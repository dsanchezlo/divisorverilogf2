==> flow/design.v <==
module multiplicador(SW, clk, init, resultado, done);
input [7:0] SW;
input clk;
input init;
output reg [7:0] resultado;
output reg done = 0;
reg [3:0] status = 0;
reg rst = 0;
reg sh = 0;
reg add = 0;
wire z;
reg [7:0] A;
reg [3:0] B;
parameter START = 'b00, CHECK = 'b01, ADD = 'b10, SHIFT = 'b11, END = 'b100;
assign z = (B == 4'b0000) ? 1 : 0;
always @(posedge clk) begin
	if(rst == 1)
		resultado = 0;
	else if(add == 1)
		resultado = resultado + A;
end
always @(posedge clk) begin
	if(rst) begin
		A = {4'b0000, SW[7:4]};
		B = SW[3:0];
	end else if (sh) begin
		A = A << 1;
		B = B >> 1;
	end
end
always @(posedge clk) begin
	case(status)
		START: begin
			sh = 0;
			add = 0;
			if(init) begin
				done = 0;
				rst = 1;
				status = CHECK;
			end
		end
		CHECK: begin
			sh = 0;
			add = 0;
			done = 0;
			rst = 0;
			if(B[0] == 1)
				status = ADD;
			else
				status = SHIFT;
			end
		ADD: begin
			sh = 0;
			add = 1;
			done = 0;
			rst = 0;
			status = SHIFT;
		end
		SHIFT: begin
			sh = 1;
			add = 0;
			done = 0;
			rst = 0;
			if(z == 1)
				status = END;
			else
				status = CHECK;
			end
		END: begin
			sh = 0;
			add = 0;
			done = 1;
			rst = 0;
			status = START;
			end
		default: status = START;
	endcase
end
endmodule
From RTL to reports: multiplicador:

What the tools print for multiplicador, step after step.
Lines are those of the file above, counted from 1.
Cell names lack the library's common part.
Not given: n/a

* top module: multiplicador
* clock input: clk
* library: sky130hd
* timing corner: tt_025C_1v80

Word level:

Source: Yosys, flattened and elaborated, memories not mapped. Widths are those after wreduce. Registers that Yosys merges into a memory's read port (data or address) are not register bits. Print and check cells do not count. Equal cells are merged and count once.

* bits in registers: 28
* bits of input ports: 10
* output and inout port bits: 9
* word-level cells: 43

* add/subtract/negate cells: 1
* eq/ne operators: 5
* mux-type cells: 15
* reductions and logical operators: 13

Operators with widths (number)
* parallel mux 4 bit (select 4 bit): 1
* two-way mux 4 bit: 4
* OR reduction 4 bit: 3
* nonzero test 2 bit: 4
* equality test 4 x 2 -> 1 bit (second input constant): 2
* zero test 4 bit: 2
* adder 8 bit: 1
* two-way mux 8 bit: 1
* parallel mux 1 bit (select 2 bit): 3
* AND reduction 2 bit: 2
* equality test 4 x 1 -> 1 bit (second input constant): 1
* equality test 4 x 3 -> 1 bit (second input constant): 1
* two-way mux 1 bit: 4
* nonzero test 3 bit: 1
* OR reduction 3 bit: 1
* parallel mux 1 bit (select 3 bit): 1
* two-way mux 3 bit: 1
* != test 2 bit (second input constant): 1

Depth:

Longest topological path by Yosys (ltp), each cell counted once; first at word level (registers and memories cut), then after technology mapping (sequential cells cut; the memories' decode and read muxes count).

* word-level depth: 4
* ABC_AREA: 0
* gate-level depth with buffers: 8
* depth with buffers taken out: 8

Mapped cells and area:

Yosys stat after the flow's synthesis: flattened, memories mapped to cells. It holds for the ABC_AREA given above (unset counts as 0); a run with the other value may have another netlist.

Cell types
* edfxtp_1: number 15, total area 450.432 um^2
* dfxtp_1: number 12, total area 240.23 um^2
* mux2_2: number 8, total area 90.086 um^2
* ha_1: number 7, total area 87.584 um^2
* mux2i_1: number 7, total area 70.067 um^2
* nor2_1: number 12, total area 45.043 um^2
* nand2_1: number 10, total area 37.536 um^2
* a21oi_1: number 7, total area 35.034 um^2
* and2_1: number 5, total area 31.28 um^2
* clkbuf_1: number 7, total area 26.275 um^2
* xnor2_1: number 3, total area 26.275 um^2
* o21ai_0: number 5, total area 25.024 um^2
* nor3b_1: number 3, total area 22.522 um^2
* fa_1: number 1, total area 20.019 um^2
* nor3_1: number 4, total area 20.019 um^2
* inv_1: number 5, total area 18.768 um^2
* a211oi_1: number 2, total area 15.014 um^2
* a21o_1: number 2, total area 15.014 um^2

Other cell types: 16; their cells: 20.

* cells in the netlist: 135
* mapped area: 1421.4 um^2
* area of sequential cells: 690.7 um^2
* mapped flip-flops: 27
* buffer cells: 8

Timing after synthesis:

OpenSTA on the mapped netlist: ideal clock, no wires. The path of least setup slack (recovery checks aside). Input and output delay are each 20% of the period. Register names are those of the netlist, which keeps one name where synthesis merged equal registers.

* path kind: register to register
* start point: reg resultado[0]
* end point: reg resultado[6]
* clock period: 2.11 ns
* setup time: 0.134 ns
* launch time at the first pin: 0.000 ns
* arrival: 1.966 ns
* data required time: 1.976 ns
* path slack: 0.010 ns
* delay of the path: 2.100 ns
* stages: 9
* path buffers: 0
* synthesis period reached: 2.1 ns

"delay of the path" is the arrival time less input delay plus setup time.
"stages": output pins that drive a net of the path, with the launching flip-flop's if there is one; two outputs of one cell count as two.
"synthesis period reached" = period - worst setup slack (recovery checks aside). The figure is calculated, with input and output delays left at 20% of the set period.
The rows between start and end are the longest chain of elaborated cells between them; the timing report does not say that the signal goes this way. Where chains are equally long, one stands for them.
Each line given opens the expression or statement behind the cell; cells for indexed reads and writes are added by Yosys, which also makes memories of some case tables.

* path through: dfxtp_1 > ha_1 > inv_1 > fa_1 > nor2b_1 > o21a_1 > o21bai_1 > and3_1 > or4_1
* length of the longest elaborated chain: 1
* elaborated cells between the ends (all ways): 1
* RTL lines with such cells: 1
* those cells by class: 1 x add/sub

RTL lines, path post-synthesis
* from (decl): line 5 `output reg [7:0] resultado;`
* from (assign): line 18 `resultado = 0;`
* from (assign): line 20 `resultado = resultado + A;`
* adder 8 bit: line 20
* to (assign): line 18
* to (assign): line 20
* to (decl): line 5

Timing after layout:

Path of least setup slack in the final report of job 1 (OpenROAD, finished layout, wires in). Where an end is a register, its clock arrival counts in the times.

* path kind: register to register
* start point: reg resultado[0]
* end point: reg resultado[6]
* clock period: 3.83 ns
* setup time: 0.11 ns
* launch time at the first pin: 0.26 ns
* arrival: 2.38 ns
* data required time: 3.98 ns
* path slack: 1.60 ns
* stages: 9
* path buffers: 0

The rows between start and end are the longest chain of elaborated cells between them; the timing report does not say that the signal goes this way. Where chains are equally long, one stands for them.

* path through: dfxtp_1 > ha_1 > inv_1 > fa_1 > nor2b_1 > o21a_1 > o21bai_1 > and3_1 > or4_1
* length of the longest elaborated chain: 1
* elaborated cells between the ends (all ways): 1
* RTL lines with such cells: 1
* those cells by class: 1 x add/sub

RTL lines, path after layout
* from (decl): line 5 `output reg [7:0] resultado;`
* from (assign): line 18 `resultado = 0;`
* from (assign): line 20 `resultado = resultado + A;`
* adder 8 bit: line 20
* to (assign): line 18
* to (assign): line 20
* to (decl): line 5

Subject: multiplicador on sky130hd, stored results

Hello all,

Stored flow runs of multiplicador (2 of them; Yosys, OpenROAD, sky130hd). They differ in their settings and are not a sequence. Constraints: input delay and output delay 20% of the set period each, output load 0.01 pF.
By "reached clock period" is meant the clock period of the run minus its worst setup slack. This is arithmetic on one report: input and output delays are still those of the set period (20% each).

### Job 1

Settings: `period_ns=3.83`, `CORE_UTILIZATION=71`, `PLACE_DENSITY_LB_ADDON=0.12`, `CORE_ASPECT_RATIO=0.5`, `CELL_PAD_IN_SITES_GLOBAL_PLACEMENT=0`, `CELL_PAD_IN_SITES_DETAIL_PLACEMENT=0`, `TNS_END_PERCENT=80`, `GPL_ROUTABILITY_DRIVEN=0`, `CTS_CLUSTER_SIZE=56`, `CTS_CLUSTER_DIAMETER=351`, `SLEW_MARGIN=25`, `CAP_MARGIN=20`, `CORE_MARGIN=2`

- Total negative setup slack: 0.000 ns
- Standard-cell area of the final layout: 1649.1 um^2
- Reached clock period: 2.228 ns
- Area inside the die boundary: 2397.7 um^2
- Post-layout utilization: 88.1%
- Lowest hold slack: 0.490 ns
- Setup slack of the critical path: 1.602 ns
- Yosys chip area after synthesis: 1421.4 um^2

### Job 2

Settings: `period_ns=2.8`, `CORE_UTILIZATION=40`, `PLACE_DENSITY_LB_ADDON=0.2`, `CELL_PAD_IN_SITES_DETAIL_PLACEMENT=1`, `TNS_END_PERCENT=15`, `CAP_MARGIN=20`, `CORE_MARGIN=2`, `SLEW_MARGIN=20`

- Standard-cell area of the final layout: 1662.8 um^2
- Yosys chip area after synthesis: 1421.4 um^2
- Area inside the die boundary: 4046.2 um^2
- Reached clock period: 2.226 ns
- Lowest hold slack: 0.492 ns
- Post-layout utilization: 49.4%
- Total negative setup slack: 0.000 ns
- Setup slack of the critical path: 0.574 ns

Thanks
